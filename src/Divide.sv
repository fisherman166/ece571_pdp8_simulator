==> flow/design.v <==
module Divide (input  logic        clock     ,
               input  logic [23:0] dividend  ,
               input  logic [11:0] divisor   ,        
               input  logic        start     ,        
               output logic [11:0] quotient  ,
               output logic [11:0] remainder ,
               output logic        link_out  ,
               output logic        finished  
               );      
logic [23:0] regp       ;
logic [11:0] regm       ;
logic        load       ;
logic        shift      ;
logic        sub        ;
logic        dosub      ;
logic [12:0] subtractor ;
int          counter    ;
logic        en_cnt     ;
logic        cntnm1     ;
typedef enum {S0, S1, S2, S3} STATE_TYPE;
STATE_TYPE current_state, next_state;
assign quotient   = regp[11: 0];
assign remainder  = regp[23:12];
assign subtractor = regp[23:11] - {1'b0,regm};
assign dosub      = !subtractor[12];
always_ff @(posedge clock) begin
     if (load == 1) regm <= divisor;
end     
always_ff @(posedge clock) begin
     if (load == 1) regp <= dividend;
     else if (shift == 1) begin
          if (regp[23] == 1) link_out <= 1;
          else link_out <= 0;
          regp <= {regp[22:0],1'b0};
          end
     else if (sub == 1) regp <= {subtractor[11:0],regp[10:0],1'b1}; 
end
always_ff @(posedge clock) begin
     if (en_cnt == 1) counter <= counter + 1;
     else counter <= 0;
end      
assign cntnm1 = (counter == 11) ? 1 : 0 ;
always_ff @(posedge clock) begin
     current_state <= next_state;
end
always_comb begin
     load     = 0 ;   
     sub      = 0 ;
     shift    = 0 ;
     en_cnt   = 0 ;
     finished = 0 ;
     next_state = current_state;
	case (current_state)
          S0:  begin
               if (start == 1) begin
                    load = 1;
                    next_state = S1;
                    end
               end  
          S1:  begin
               en_cnt = 1;
               if (dosub == 1) sub = 1;
               else shift = 1;
               if (cntnm1 == 1) next_state = S2;     
               end
          S2:  begin
               finished = 1;
               if (start == 0) next_state = S0;
               else next_state = S3;
               end 
          S3:  next_state = S0;
     default: next_state = S0;
	endcase
end
endmodule
== Reports on Divide ==
What the tools print for Divide, step after step.
Lines are those of the file above, counted from 1.
Not given: n/a
Inputs
  design top: Divide
  clock port: clock
  library: sky130hd
  library corner: tt_025C_1v80

== Elaborated design ==
Counts by Yosys on the flattened word-level netlist (proc, flatten, opt, wreduce; memories kept). Register bits leave out memories and registers merged into their read ports (data or address). Print and check cells are left out. Cells with the same type and inputs are merged into one.
Bit counts
  register bits: 101
  bits of input ports: 38
  output and inout port bits: 26
  word-level cells: 34
Operators by class
  reductions and logical operators: 4
  add/sub/neg operators: 2
  equal/unequal tests: 5
  bitwise logic cells: 1
  muxes and demuxes: 17
Operators by type and width (number)
  parallel mux 32 bit (select 3 bit): 1
  two-way mux 24 bit: 3
  two-way mux 32 bit: 2
  == test 32 x 1 -> 1 bit (second input constant): 1
  adder 32 x 2 -> 32 bit (second input constant): 1
  == test 32 x 2 -> 1 bit (second input constant): 1
  == test 32 x 5 -> 1 bit (second input constant): 1
  zero test 32 bit: 1
  subtractor 13 x 12 -> 13 bit: 1
  two-way mux 1 bit: 10
  != test 2 bit (second input constant): 2
  AND reduction 2 bit: 2
  nonzero test 3 bit: 1
  two-way mux 2 bit: 1
  inverter 1 bit: 1

== Depth ==
Yosys ltp: most cells in a row. Word level: on the elaborated netlist, between registers, memories and ports. Mapped: between sequential cells and ports; inverters and the memories' decode and read muxes count.
Logic depth
  depth after elaboration: 6
  ABC_AREA: 0
  depth in mapped cells: 11
  gate-level depth less buffers: 10

== Netlist ==
The flow's flattened synthesis, as Yosys stat reports it; memories are mapped. The netlist is that of the ABC_AREA named above (0 if unset); the other value can give another one.
The area totals of this step are shown rounded.
Cells by type (number)
  sky130_fd_sc_hd__edfxtp_1: 39
  sky130_fd_sc_hd__dfxtp_1: 32
  sky130_fd_sc_hd__nand2_1: 58
  sky130_fd_sc_hd__ha_1: 13
  sky130_fd_sc_hd__nor2_1: 41
  sky130_fd_sc_hd__xor2_1: 17
  sky130_fd_sc_hd__xnor2_1: 14
  sky130_fd_sc_hd__a22oi_1: 11
  sky130_fd_sc_hd__nand4_1: 12
  sky130_fd_sc_hd__o21ai_0: 15
  sky130_fd_sc_hd__a21oi_1: 13
  sky130_fd_sc_hd__inv_1: 17
  sky130_fd_sc_hd__nand3_1: 9
  sky130_fd_sc_hd__nor4_1: 7
  sky130_fd_sc_hd__o31ai_1: 5
  sky130_fd_sc_hd__nor3_1: 7
  sky130_fd_sc_hd__clkbuf_1: 9
  sky130_fd_sc_hd__nor2b_1: 5
Other cell types: 28; their cells: 47.
Mapped netlist
  standard cells after synthesis: 371
  sequential part of the area: 1812 um^2
  synthesis area: 3600 um^2
  flip-flop cells: 71

== Path before layout ==
Source: OpenSTA report_checks on the synthesized netlist (no wires, ideal clock, input and output delay 20% of the period each), path of least setup slack; recovery checks are left aside. Register names are those of the netlist, which keeps one name where synthesis merged equal registers.
Path post-synthesis
  path type: reg-to-reg
  start: register regp[11]
  end: register regp[17]
  path delay: 2.999 ns
  setup time: 0.271 ns
  time at the first pin: 0.000 ns
  arrival time: 2.728 ns
  setup slack: 1.231 ns
  clock period: 4.23 ns
  driving pins on the path: 12
  period reached after synthesis: 2.999 ns
"path delay" = arrival - input delay + setup time.
"driving pins on the path": output pins that drive a net of the path, with the launching flip-flop's if there is one; two outputs of one cell count as two.
"period reached after synthesis" = period - worst setup slack (recovery checks aside). The figure is calculated, with input and output delays left at 20% of the set period.
The rows between start and end are the longest chain of elaborated cells between them; the timing report does not say that the signal goes this way. Where chains are equally long, one stands for them.
A line is the first line of the expression or statement that the cell stems from. Yosys adds cells for indexed reads and writes and turns some case tables into memories.
A register here has more assigning lines than the two given.
Ways into the end's enable are left out, as the timed path ends at the data pin.
On the way, post-synthesis
  cells stage by stage: sky130_fd_sc_hd__edfxtp_1 -> sky130_fd_sc_hd__inv_1 -> sky130_fd_sc_hd__ha_1 -> sky130_fd_sc_hd__inv_1 -> sky130_fd_sc_hd__fa_1 -> sky130_fd_sc_hd__a211oi_1 -> sky130_fd_sc_hd__nor4b_1 -> sky130_fd_sc_hd__a211oi_1 -> sky130_fd_sc_hd__mux2i_1 -> sky130_fd_sc_hd__or2_1 -> sky130_fd_sc_hd__clkbuf_1 -> sky130_fd_sc_hd__o211ai_1
  cells in the longest elaborated chain: 6
  elaborated cells between the ends (all ways): 8
Ends and longest elaborated chain, post-synthesis
  start: declaration: RTL line 10  | logic [23:0] regp       ;
  start: assignment: RTL line 30  | if (load == 1) regp <= dividend;
  start: assignment: RTL line 34  | regp <= {regp[22:0],1'b0};
  subtractor 13 x 12 -> 13 bit: RTL line 24  | assign subtractor = regp[23:11] - {1'b0,regm};
  two-way mux 1 bit: RTL line 62  | if (dosub == 1) sub = 1;
  two-way mux 1 bit: RTL line 53  | case (current_state)
  two-way mux 24 bit: RTL line 36  | else if (sub == 1) regp <= {subtractor[11:0],regp[10:0],1'b1};
  two-way mux 24 bit: RTL line 31  | else if (shift == 1) begin
  two-way mux 24 bit: RTL line 30
  end: assignment: RTL line 30
  end: assignment: RTL line 34
  end: declaration: RTL line 10

== Timing after layout ==
From the final timing report of job 1: the path of least setup slack in the routed layout; clock arrival at registers is part of the times.
Path after layout
  path type: reg-to-reg
  start: register regp[11]
  end: register regp[21]
  setup slack: 2.34 ns
  time at the first pin: 0.33 ns
  driving pins on the path: 11
  setup time: 0.27 ns
  clock period: 5.56 ns
  arrival time: 3.27 ns
The rows between start and end are the longest chain of elaborated cells between them; the timing report does not say that the signal goes this way. Where chains are equally long, one stands for them.
A register here has more assigning lines than the two given.
Ways into the end's enable are left out, as the timed path ends at the data pin.
On the way, after layout
  cells stage by stage: sky130_fd_sc_hd__edfxtp_1 -> sky130_fd_sc_hd__inv_1 -> sky130_fd_sc_hd__ha_1 -> sky130_fd_sc_hd__inv_1 -> sky130_fd_sc_hd__fa_1 -> sky130_fd_sc_hd__a211oi_1 -> sky130_fd_sc_hd__nor4b_1 -> sky130_fd_sc_hd__a211oi_1 -> sky130_fd_sc_hd__mux2i_1 -> sky130_fd_sc_hd__or2_1 -> sky130_fd_sc_hd__o21ai_0
  cells in the longest elaborated chain: 6
  elaborated cells between the ends (all ways): 8
Ends and longest elaborated chain, after layout
  start: declaration: RTL line 10  | logic [23:0] regp       ;
  start: assignment: RTL line 30  | if (load == 1) regp <= dividend;
  start: assignment: RTL line 34  | regp <= {regp[22:0],1'b0};
  subtractor 13 x 12 -> 13 bit: RTL line 24  | assign subtractor = regp[23:11] - {1'b0,regm};
  two-way mux 1 bit: RTL line 62  | if (dosub == 1) sub = 1;
  two-way mux 1 bit: RTL line 53  | case (current_state)
  two-way mux 24 bit: RTL line 36  | else if (sub == 1) regp <= {subtractor[11:0],regp[10:0],1'b1};
  two-way mux 24 bit: RTL line 31  | else if (shift == 1) begin
  two-way mux 24 bit: RTL line 30
  end: assignment: RTL line 30
  end: assignment: RTL line 34
  end: declaration: RTL line 10

Ticket comment

Record of 2 stored runs of the RTL-to-layout flow on Divide, platform sky130hd. The runs are unordered. Constraints: input delay and output delay 20% of the set period each, output load 0.01 pF.
"achieved clock period" = clock period - worst setup slack. The figure is calculated, with input and output delays left at 20% of the set period.
Values from the reports are rounded here.

Job 1
==> flow/run.sh <==
#!/bin/bash
# the make line also repeats the synthesis and layout settings of config.mk as NAME=value (left out here)
make -C /OpenROAD-flow-scripts/flow DESIGN_CONFIG=/design/flow/config.mk WORK_HOME=/design/flow/orfs CLKGATE_MAP_FILE= finish
==> flow/config.mk <==
export PLATFORM = sky130hd
export DESIGN_NAME = Divide
export DESIGN_NICKNAME = Divide
export VERILOG_FILES = /design/flow/design.v
export SDC_FILE = /design/flow/constraint.sdc
export NUM_CORES = 4
export LEC_CHECK = 0
export CAP_MARGIN = 20
export CELL_PAD_IN_SITES_GLOBAL_PLACEMENT = 1
export CORE_MARGIN = 10
export CORE_UTILIZATION = 18
export CTS_CLUSTER_DIAMETER = 330
export GPL_ROUTABILITY_DRIVEN = 1
export PLACE_DENSITY_LB_ADDON = 0.12
export SLEW_MARGIN = 20
export TNS_END_PERCENT = 45
==> flow/constraint.sdc <==
create_clock -name core_clock -period 5.56 [get_ports {clock}]
set_input_delay 1.1120 -clock core_clock [delete_from_list [all_inputs] [get_ports {clock}]]
set_output_delay 1.1120 -clock core_clock [all_outputs]
set_load 0.01 [all_outputs]

==> results of job 1 <==
chip area after synthesis (Yosys): 3600 um^2
die area: 26050 um^2
standard-cell area of the final layout: 4827 um^2
worst setup slack after layout: 2.345 ns
total negative slack: 0.000 ns
worst hold slack: 0.466 ns
achieved clock period: 3.215 ns

Job 2
==> flow/run.sh <==
#!/bin/bash
# the make line also repeats the synthesis and layout settings of config.mk as NAME=value (left out here)
make -C /OpenROAD-flow-scripts/flow DESIGN_CONFIG=/design/flow/config.mk WORK_HOME=/design/flow/orfs CLKGATE_MAP_FILE= finish
==> flow/config.mk <==
export PLATFORM = sky130hd
export DESIGN_NAME = Divide
export DESIGN_NICKNAME = Divide
export VERILOG_FILES = /design/flow/design.v
export SDC_FILE = /design/flow/constraint.sdc
export NUM_CORES = 4
export LEC_CHECK = 0
export CAP_MARGIN = 20
export CELL_PAD_IN_SITES_DETAIL_PLACEMENT = 0
export CELL_PAD_IN_SITES_GLOBAL_PLACEMENT = 2
export CORE_MARGIN = 2
export CORE_UTILIZATION = 64
export CTS_CLUSTER_DIAMETER = 128
export CTS_CLUSTER_SIZE = 10
export GPL_ROUTABILITY_DRIVEN = 0
export GPL_TIMING_DRIVEN = 1
export MIN_ROUTING_LAYER = met2
export PLACE_DENSITY_LB_ADDON = 0.24
export SETUP_SLACK_MARGIN = -0.05
export SLEW_MARGIN = 20
==> flow/constraint.sdc <==
create_clock -name core_clock -period 1.96 [get_ports {clock}]
set_input_delay 0.3920 -clock core_clock [delete_from_list [all_inputs] [get_ports {clock}]]
set_output_delay 0.3920 -clock core_clock [all_outputs]
set_load 0.01 [all_outputs]

==> results of job 2 <==
did not finish, placement stopped with FLW-0024
