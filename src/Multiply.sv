==> flow/design.v <==
module Multiply    (input  logic        clock        ,
                    input  logic [11:0] multiplier   ,
                    input  logic [11:0] multiplicand ,          
                    input  logic        start        ,          
                    output logic [23:0] product      , 
                    output logic        finished     
                    );      
logic [23:0] regp   ;
logic [11:0] regm   ;
logic        load   ;
logic        shift  ;
logic        add    ;
logic        doadd  ;
logic [12:0] adder  ;
int          counter;
logic        en_cnt ;
logic        cntnm1 ;
typedef enum {S0, S1, S2, S3} STATE_TYPE;
STATE_TYPE current_state, next_state;
assign product = regp;
assign adder = {1'b0,regp[23:12]} + {1'b0,regm};
assign doadd = regp[0];
always_ff @(posedge clock) begin
     if (load == 1) regm <= multiplier;
end     
always_ff @(posedge clock) begin
     if (load == 1) regp <= multiplicand;
     else if (shift == 1) regp <= regp[23:1];
     else if (add == 1) regp <= {adder,regp[11:1]};
end
always_ff @(posedge clock) begin
     if (en_cnt == 1) counter <= counter + 1;
     else counter <= 0; 
end      
assign cntnm1 = (counter == 11) ? 1 : 0 ;
always_ff @(posedge clock) begin
     current_state <= next_state;
end
always_comb begin
     load     = 0 ;   
     add      = 0 ;
     shift    = 0 ;
     en_cnt   = 0 ;
     finished = 0 ;
     next_state = current_state;
	case (current_state)
		S0:  begin
               if (start == 1) begin 
                    load = 1;
                    next_state = S1;
                    end
               end
		S1:  begin
               en_cnt = 1;
               if (doadd == 1) add = 1;
               else shift = 1;
               if (cntnm1 == 1) next_state = S2;     
               end
		S2:  begin
               finished = 1;
               if (start == 0) next_state = S0;
               else next_state = S3;
               end
		S3:  next_state = S0;
     default:  next_state = S0;
	endcase
end
endmodule
==> Tool chain data of Multiply <==
The steps from the RTL of Multiply to its reports follow in flow order.
Lines are those of the file above, counted from 1.
Operators: Yosys type, input widths -> output width; for muxes data width and select width s.
{ "design": {"top": "Multiply", "clk_port": "clock", "library": "sky130hd", "corner": "tt_025C_1v80"} }

==> Word-level counts <==
Source: Yosys, flattened and elaborated, memories not mapped. Widths are those after wreduce. Registers that Yosys merges into a memory's read port (data or address) are not register bits. Print and check cells do not count. Equal cells are merged and count once.
{ "word_totals": {"in_bits": 26, "ff_bits": 100, "wordCells": 34, "out_inout_bits": 25} }
{ "classes": {"muxes": 16, "n_reduce_logical": 5, "addsub": 2, "n_eq": 5} }
{ "ops": {"columns": ["op", "n"], "rows": [
  ["$pmux 32 s3", 1],
  ["$mux 32", 2],
  ["$mux 23", 2],
  ["$eq 32x1->1 const B", 1],
  ["$add 32x2->32 const B", 1],
  ["$eq 32x2->1 const B", 1],
  ["$eq 32x5->1 const B", 1],
  ["$logic_not 32->1", 1],
  ["$add 12x12->13", 1],
  ["$mux 12", 1],
  ["$mux 1", 9],
  ["$ne 2x2->1 const B", 2],
  ["$reduce_bool 3->1", 1],
  ["$reduce_and 2->1", 1],
  ["$reduce_bool 2->1", 1],
  ["$reduce_or 2->1", 1],
  ["$mux 2", 1]
]} }

==> Logic depth <==
Yosys ltp: most cells in a row. Word level: on the elaborated netlist, between registers, memories and ports. Mapped: between sequential cells and ports; inverters and the memories' decode and read muxes count.
{ "depth": {"word_depth": 5, "ABC_AREA": 1, "ltp_mapped": 10, "mapped_depth_nobuf": 10} }

==> After synthesis <==
Source: synth_stat.txt of the flow (Yosys; design flattened, memories mapped). It holds for the ABC_AREA given above (unset counts as 0); a run with the other value may have another netlist.
{ "types": {"columns": ["cell", "n", "area_total_um2"], "rows": [
  ["sky130_fd_sc_hd__dfxtp_1", 44, 880.845],
  ["sky130_fd_sc_hd__edfxtp_1", 26, 780.749],
  ["sky130_fd_sc_hd__nand2_1", 159, 596.822],
  ["sky130_fd_sc_hd__inv_1", 58, 217.709],
  ["sky130_fd_sc_hd__a21oi_1", 40, 200.192],
  ["sky130_fd_sc_hd__nor2_1", 47, 176.419],
  ["sky130_fd_sc_hd__ha_1", 13, 162.656],
  ["sky130_fd_sc_hd__nand3_1", 31, 155.149],
  ["sky130_fd_sc_hd__nand4_1", 14, 87.584],
  ["sky130_fd_sc_hd__a22oi_1", 9, 67.565],
  ["sky130_fd_sc_hd__o21ai_0", 13, 65.062],
  ["sky130_fd_sc_hd__xor2_1", 5, 43.792],
  ["sky130_fd_sc_hd__nor3_1", 8, 40.038],
  ["sky130_fd_sc_hd__nor2_2", 6, 37.536],
  ["sky130_fd_sc_hd__nor3_4", 2, 32.531],
  ["sky130_fd_sc_hd__a31oi_1", 5, 31.28],
  ["sky130_fd_sc_hd__nor3_2", 3, 30.029],
  ["sky130_fd_sc_hd__buf_2", 5, 25.024]
]} }
Not listed: further types 16, cells in them 35.
{ "synth_totals": {"synth_area_um2": 3871.2, "ff_cells": 70, "cell_count": 523, "seq_area_um2": 1661.6, "buffers": 10} }

==> Worst setup path after synthesis <==
OpenSTA on the mapped netlist: ideal clock, no wires. The path of least setup slack (recovery checks aside). Input and output delay are each 20% of the period. Register names are those of the netlist, which keeps one name where synthesis merged equal registers.
{ "synth_path": {"path_kind": "input-to-reg", "from": "input start", "to": "register regp[0]", "path_stages": 5, "arrival_ns": 1.589, "path_delay_ns": 1.231, "in_delay_ns": 0.708, "setup_ns": 0.350, "setup_slack_ns": 1.600, "t_first_pin_ns": 0.708, "clock_period_ns": 3.54, "t_required_ns": 3.190, "n_path_buf": 1, "synth_period_reached_ns": 1.94} }
"path_delay_ns" = arrival - input delay + setup time.
"path_stages": output pins that drive a net of the path, with the launching flip-flop's if there is one; two outputs of one cell count as two.
"synth_period_reached_ns" = period - worst setup slack (recovery checks aside). The figure is calculated, with input and output delays left at 20% of the set period.
The rows between start and end are the longest chain of elaborated cells between them; the timing report does not say that the signal goes this way. Where chains are equally long, one stands for them.
A line is the first line of the expression or statement that the cell stems from. Yosys adds cells for indexed reads and writes and turns some case tables into memories.
A register here has more assigning lines than the two given.
Only ways into the end's enable, where the timed path ends, are counted here.
{ "synth_between": {"path_cell_list": "sky130_fd_sc_hd__nand2_1 -> sky130_fd_sc_hd__nor2_1 -> sky130_fd_sc_hd__inv_2 -> sky130_fd_sc_hd__buf_2 -> sky130_fd_sc_hd__nand2_1", "elab_chain_cells": 3, "cells_between": 3, "lines_between": 2, "classes_between": "mux: 2; reduce/logical: 1"} }
{ "synth_rtl": {"columns": ["element", "line", "source"], "rows": [
  ["from (decl)", 4, "input  logic        start        ,"],
  ["$mux 1", 48, "if (start == 1) begin"],
  ["$mux 1", 46, "case (current_state)"],
  ["$reduce_bool 3->1", null, null],
  ["to (assign)", 28, "else if (shift == 1) regp <= regp[23:1];"],
  ["to (assign)", 29, "else if (add == 1) regp <= {adder,regp[11:1]};"],
  ["to (decl)", 8, "logic [23:0] regp   ;"]
]} }

==> Path in the finished layout <==
From the final timing report of run 1: the path of least setup slack in the routed layout; clock arrival at registers is part of the times.
{ "layout_path": {"path_kind": "reg-to-output", "from": "register current_state[1]", "to": "output finished", "t_required_ns": 2.62, "path_stages": 4, "arrival_ns": 1.61, "out_delay_ns": 0.66, "t_first_pin_ns": 0.34, "clock_period_ns": 3.28, "n_path_buf": 1, "setup_slack_ns": 1.02} }
The rows between start and end are the longest chain of elaborated cells between them; the timing report does not say that the signal goes this way. Where chains are equally long, one stands for them.
{ "layout_between": {"path_cell_list": "sky130_fd_sc_hd__edfxtp_1 -> sky130_fd_sc_hd__inv_1 -> sky130_fd_sc_hd__nor2_1 -> sky130_fd_sc_hd__clkdlybuf4s50_1", "elab_chain_cells": 2, "cells_between": 2, "lines_between": 1, "classes_between": "eq/ne: 1; mux: 1"} }
{ "layout_rtl": {"columns": ["element", "line", "source"], "rows": [
  ["from (decl)", 19, "STATE_TYPE current_state, next_state;"],
  ["from (assign)", 37, "current_state <= next_state;"],
  ["$eq 32x2->1", 46, "case (current_state)"],
  ["$mux 1", 46, null],
  ["to (decl)", 6, "output logic        finished"]
]} }

Subject: flow runs of Multiply

Hi,

Record of 2 stored runs of the RTL-to-layout flow on Multiply, platform sky130hd. The runs are unordered. Constraints: input delay and output delay 20% of the set period each, output load 0.01 pF.
"achieved clock period (ns)" means the clock period less the worst setup slack. The figure is calculated, with input and output delays left at 20% of the set period.
By "worst setup path time (ns)" is meant the share of the clock period that the worst setup path is allowed (20% is reserved at inputs, 20% at outputs), minus its slack. Clock arrival times at its registers enter into it.
"finish__power__total" rests on the timing tool's default activity at the inputs, not on a simulated workload.

settings of run 1
{
  "period_ns": 3.28,
  "CORE_UTILIZATION": 16,
  "PLACE_DENSITY_LB_ADDON": 0.23,
  "CELL_PAD_IN_SITES_GLOBAL_PLACEMENT": 3,
  "CELL_PAD_IN_SITES_DETAIL_PLACEMENT": 0,
  "TNS_END_PERCENT": 40,
  "ABC_AREA": 1,
  "CTS_CLUSTER_DIAMETER": 246,
  "CAP_MARGIN": 0,
  "MIN_ROUTING_LAYER": "met1",
  "CORE_MARGIN": 2,
  "SLEW_MARGIN": 20
}
report of run 1
yosys chip area after synthesis (um^2): 3871.2
finish__design__die__area: 25454.6
finish__design__instance__area__stdcell: 5067.4
finish__design__instance__utilization: 0.2146
finish__timing__setup__ws: 1.017
finish__timing__setup__tns: 0.000
finish__timing__hold__ws: 0.464
finish__power__total: 3.840e-03
achieved clock period (ns): 2.263
worst setup path time (ns): 1.61
worst setup path kind: reg-to-output

settings of run 2
{
  "period_ns": 3.05,
  "CORE_UTILIZATION": 25,
  "SETUP_SLACK_MARGIN": 0.73,
  "PLACE_DENSITY_LB_ADDON": 0.28,
  "CELL_PAD_IN_SITES_DETAIL_PLACEMENT": 1,
  "TNS_END_PERCENT": 70,
  "ABC_AREA": 0,
  "GPL_TIMING_DRIVEN": 0,
  "CTS_CLUSTER_DIAMETER": 179,
  "CAP_MARGIN": 15,
  "SLEW_MARGIN": 25,
  "MIN_ROUTING_LAYER": "met2",
  "CORE_MARGIN": 2
}
report of run 2
yosys chip area after synthesis (um^2): 3782.4
finish__design__die__area: 16129.0
finish__design__instance__area__stdcell: 4834.6
finish__design__instance__utilization: 0.3301
finish__timing__setup__ws: 0.740
finish__timing__setup__tns: 0.000
finish__timing__hold__ws: 0.463
finish__power__total: 4.490e-03
achieved clock period (ns): 2.310
worst setup path time (ns): 2.31
worst setup path kind: reg-to-reg

Regards
